==> flow/design.v <==
`timescale 1ns / 1ps
module fifo #(
    parameter DATA_WIDTH = 16,
    parameter DEPTH = 64, 
    parameter ALMOST_FULL_THRESH = 56,
    parameter ALMOST_EMPTY_THRESH = 8
)(
    input                   clk,
    input                   rst_n,        
    input                   wr_en,
    input  [DATA_WIDTH-1:0] wr_data,
    input                   rd_en,
    output reg [DATA_WIDTH-1:0] rd_data,
    output                  full,
    output                  empty,
    output                  almost_full,
    output                  almost_empty,
    output                  overflow_err,
    output                  underflow_err,
    output [DATA_WIDTH-1:0] fifo_count
);
    function integer clog2;
        input integer value;
        integer i;
        begin
            clog2 = 0;
            for (i = value-1; i > 0; i = i >> 1)
                clog2 = clog2 + 1;
        end
    endfunction
    localparam ADDR_WIDTH = clog2(DEPTH);
    reg [DATA_WIDTH-1:0] mem [0:DEPTH-1];
    reg [ADDR_WIDTH-1:0] write_pointer;    
    reg [ADDR_WIDTH-1:0] read_pointer;     
    reg [clog2(DEPTH+1)-1:0] count;        
    reg overflow_flag, underflow_flag;
    assign full         = (count == DEPTH);
    assign empty        = (count == 0);
    assign almost_full  = (count >= ALMOST_FULL_THRESH);
    assign almost_empty = (count <= ALMOST_EMPTY_THRESH);
    assign overflow_err = overflow_flag;
    assign underflow_err= underflow_flag;
    assign fifo_count   = count;
    always @(posedge clk or negedge rst_n) begin
        if (!rst_n) begin
            write_pointer <= 0;
        end else if (wr_en) begin
            if (!full) begin
                mem[write_pointer] <= wr_data;
                write_pointer <= write_pointer + 1'b1;
            end else begin
                overflow_flag <= 1'b1;
            end
        end
    end
    always @(posedge clk or negedge rst_n) begin
        if (!rst_n) begin
            read_pointer <= 0;
            rd_data <= 0;
        end else if (rd_en) begin
            if (!empty) begin
                rd_data <= mem[read_pointer];
                read_pointer <= read_pointer + 1'b1;
            end else begin
                underflow_flag <= 1'b1;
            end
        end
    end
    always @(posedge clk or negedge rst_n) begin
        if (!rst_n) begin
            count <= 0;
        end else begin
            case ({wr_en && !full, rd_en && !empty})
                2'b10: count <= count + 1'b1; 
                2'b01: count <= count - 1'b1;
                default: count <= count;      
            endcase
        end
    end
    always @(posedge clk or negedge rst_n) begin
        if (!rst_n) begin
            overflow_flag  <= 1'b0;
            underflow_flag <= 1'b0;
        end else begin
            if (overflow_flag && rd_en && !empty)
                overflow_flag <= 1'b0;
            if (underflow_flag && wr_en && !full)
                underflow_flag <= 1'b0;
        end
    end
endmodule
# Tool chain data of fifo
# The steps from the RTL of fifo to its reports follow in flow order.
# Lines are those of the file above, counted from 1.
# Cell names lack the library's common part.
inputs:
  top: "fifo"
  clock_port: "clk"
  cell_library: "sky130hd"
  pvt_corner: "tt_025C_1v80"

# Elaborated design
# Counts by Yosys on the flattened word-level netlist (proc, flatten, opt, wreduce). Print and check cells are left out. Cells with the same type and inputs are merged into one.
word_totals:
  word_cells: 281
  reg_bits: 1059
  output_inout_bits: 38
op_classes:
  logic: 2
  n_mux: 2
  n_cmp: 2
  n_eq: 129
  n_addsub: 4
  n_reduce_logical: 74
ops:
  columns: ["op", "count"]
  rows:
  - ["parallel mux 16 bit (select 64 bit)", 1]
  - ["== test 6 bit (second input constant)", 64]
  - ["AND reduction 4 bit", 64]
  - ["== test 6 x 5 -> 1 bit (second input constant)", 32]
  - ["== test 6 x 4 -> 1 bit (second input constant)", 16]
  - ["== test 6 x 3 -> 1 bit (second input constant)", 8]
  - ["== test 6 x 2 -> 1 bit (second input constant)", 4]
  - ["parallel mux 7 bit (select 2 bit)", 1]
  - ["adder 6 x 1 -> 6 bit (second input constant)", 2]
  - ["== test 6 x 1 -> 1 bit (second input constant)", 2]
  - ["zero test 6 bit", 2]
  - ["adder 7 x 1 -> 7 bit (second input constant)", 1]
  - ["subtractor 7 x 1 -> 7 bit (second input constant)", 1]
  - ["<= comparator 7 x 4 -> 1 bit (second input constant)", 1]
  - [">= comparator 7 x 6 -> 1 bit (second input constant)", 1]
  - ["== test 7 bit (second input constant)", 1]
  - ["zero test 7 bit", 1]
  - ["AND reduction 2 bit", 2]
  - ["logical AND 1 bit", 2]
  - ["inverter 1 bit", 2]
  - ["zero test 1 bit", 2]
  - ["== test 2 x 1 -> 1 bit (second input constant)", 1]
  - ["== test 2 bit (second input constant)", 1]
  - ["nonzero test 2 bit", 1]

# Logic depth
# Longest topological path by Yosys (ltp), each cell counted once; first at word level (registers and memories cut), then after technology mapping (sequential cells cut; the memories' decode and read muxes count).
depth:
  word_depth: 5
  abc_area: 0
  mapped_depth: 15
  depth_no_buf: 14

# Netlist
# Yosys stat after the flow's synthesis: flattened, memories mapped to cells. It holds for the ABC_AREA given above (unset counts as 0); a run with the other value may have another netlist.
# The area totals of this step are shown rounded.
by_type:
  columns: ["cell", "count", "area_total_um2"]
  rows:
  - ["edfxtp_1", 1024, 3.07E+04]
  - ["a22oi_1", 253, 1.9E+03]
  - ["dfrtp_1", 35, 875.84]
  - ["nor2_1", 151, 566.794]
  - ["a22o_1", 51, 446.678]
  - ["mux2i_1", 41, 410.394]
  - ["a221oi_1", 44, 385.37]
  - ["a32o_1", 38, 380.365]
  - ["nand4_1", 58, 362.848]
  - ["a32oi_1", 40, 350.336]
  - ["clkbuf_1", 81, 304.042]
  - ["nand2_1", 80, 300.288]
  - ["o2111ai_1", 23, 201.443]
  - ["buf_2", 38, 190.182]
  - ["a21oi_1", 36, 180.173]
  - ["ha_1", 14, 175.168]
  - ["o22ai_1", 28, 175.168]
  - ["nand3_1", 32, 160.154]
# Other cell types: 57; their cells: 263.
mapped:
  seqArea_um2: 32000
  ff_cells: 1059
  synth_area_um2: 40000
  cells: 2330

# Worst setup path after synthesis
# OpenSTA on the mapped netlist: ideal clock, no wires. The path of least setup slack (recovery checks aside). Input and output delay are each 20% of the period. Register names are those of the netlist, which keeps one name where synthesis merged equal registers.
synth_path:
  path_kind: "flip-flop to flip-flop"
  from: "reg count[1]"
  to: "reg count[6]"
  arrival_ps: 2775
  required_ps: 2553
  delay_ps: 2902
  stages: 16
  period_ps: 2680
  path_buffers: 1
  setup_slack_ps: -222
  synth_period_reached_ps: 2902
# "delay_ps" = arrival - input delay + setup time.
# "stages": output pins that drive a net of the path, with the launching flip-flop's if there is one; two outputs of one cell count as two.
# "synth_period_reached_ps" is the clock period less the worst setup slack; recovery checks do not enter. This is arithmetic on one report: input and output delays are still those of the set period (20% each).
# The rows between start and end are the longest chain of elaborated cells between them; the timing report does not say that the signal goes this way. Where chains are equally long, one stands for them.
# A line is the first line of the expression or statement that the cell stems from. Yosys adds cells for indexed reads and writes and turns some case tables into memories.
# At most two assigning lines are given for a register; there are more.
synth_between:
  path_cell_list: "dfrtp_1 > nor4_1 > nand3_1 > and2_1 > clkbuf_1 > inv_1 > ha_1 > inv_1 > fa_1 > inv_1 > a21oi_1 > o21bai_1 > a21o_1 > a21oi_1 > mux2i_1 > xnor2_1"
  elab_chain_len: 5
synth_lines:
  columns: ["element", "line", "rtl"]
  rows:
  - ["from (decl)", 35, "reg [clog2(DEPTH+1)-1:0] count;"]
  - ["from (assign)", 74, "2'b10: count <= count + 1'b1;"]
  - ["from (assign)", 75, "2'b01: count <= count - 1'b1;"]
  - ["zero test 7 bit", 38, "assign empty        = (count == 0);"]
  - ["zero test 1 bit", 73, "case ({wr_en && !full, rd_en && !empty})"]
  - ["logical AND 1 bit", 73, null]
  - ["== test 2 x 1 -> 1 bit", 73, null]
  - ["parallel mux 7 bit (select 2 bit)", 73, null]
  - ["to (assign)", 74, null]
  - ["to (assign)", 75, null]
  - ["to (decl)", 35, null]

# Path in the finished layout
# Path of least setup slack in the final report of flow run A (OpenROAD, finished layout, wires in). Where an end is a register, its clock arrival counts in the times.
# The report prints the path's times to 10 ps; the period is as set.
layout_path:
  path_kind: "flip-flop to flip-flop"
  from: "reg read_pointer[5]"
  to: "reg rd_data[6]"
  required_ps: 6150
  path_buffers: 2
  stages: 10
  period_ps: 5640
  arrival_ps: 4790
  setup_slack_ps: 1360
# The rows between start and end are the longest chain of elaborated cells between them; the timing report does not say that the signal goes this way. Where chains are equally long, one stands for them.
layout_between:
  path_cell_list: "dfrtp_1 > buf_4 > nor2_2 > buf_4 > and3_1 > a22o_1 > a221oi_1 > nand4_1 > nor4_1 > o22ai_1"
  elab_chain_len: 2
layout_lines:
  columns: ["element", "line", "rtl"]
  rows:
  - ["from (decl)", 34, "reg [ADDR_WIDTH-1:0] read_pointer;"]
  - ["from (assign)", 58, "read_pointer <= 0;"]
  - ["from (assign)", 63, "read_pointer <= read_pointer + 1'b1;"]
  - ["== test 6 bit", 62, "rd_data <= mem[read_pointer];"]
  - ["parallel mux 16 bit (select 64 bit)", 62, null]
  - ["to (assign)", 59, "rd_data <= 0;"]
  - ["to (assign)", 62, null]
  - ["to (decl)", 13, "output reg [DATA_WIDTH-1:0] rd_data,"]

# Settings and measured results of 2 stored flow runs for module fifo (sky130hd), not sorted in any way. The constraints put input and output delay at 20% of the set period each and load the outputs with 0.01 pF.
# "worst_path_allowed_less_slack_ps" = time allowed to the worst setup path (clock period - input delay - output delay, where it has them) - its slack; a late launch clock adds to it, a late capture clock takes from it.
# By "power_w" is meant OpenSTA's value without simulated activity: inputs other than the clock are taken to toggle once in ten clock periods, and the tool carries that through the logic.
# "worst_path_allowed_less_slack_ps" is given in steps of 10 ps.
# Measured values are rounded.
runs:
  - name: "flow run A"
    settings:
      period_ns: 5.64
      CAP_MARGIN: 20
      CORE_MARGIN: 2
      CORE_UTILIZATION: 40
      SLEW_MARGIN: 20
    results:
      worst_path_allowed_less_slack_ps: 4280
      timing.worst_path_kind: "flip-flop to flip-flop"
      post_route_stdcell_area_um2: 46000
      fin_ws_ps: 1400
      finish.utilization_pct: 46
      yosys.chip_area_um2: 40000
      power_w: 0.02
      final_die_area_um2: 100000
      total_negative_slack_ps: 0
  - name: "flow run B"
    settings:
      period_ns: 4.21
      CORE_UTILIZATION: 61
      PLACE_DENSITY: 0.5
      HOLD_SLACK_MARGIN: 0.04
      CORE_MARGIN: 3
      CELL_PAD_IN_SITES_DETAIL_PLACEMENT: 1
      TNS_END_PERCENT: 95
      ABC_AREA: 0
      CTS_CLUSTER_DIAMETER: 179
      SLEW_MARGIN: 15
      CAP_MARGIN: 20
    results:
      worst_path_allowed_less_slack_ps: 3980
      timing.worst_path_kind: "flip-flop to flip-flop"
      post_route_stdcell_area_um2: 45000
      fin_ws_ps: 230
      finish.utilization_pct: 70
      yosys.chip_area_um2: 40000
      power_w: 0.028
      final_die_area_um2: 69000
      total_negative_slack_ps: 0
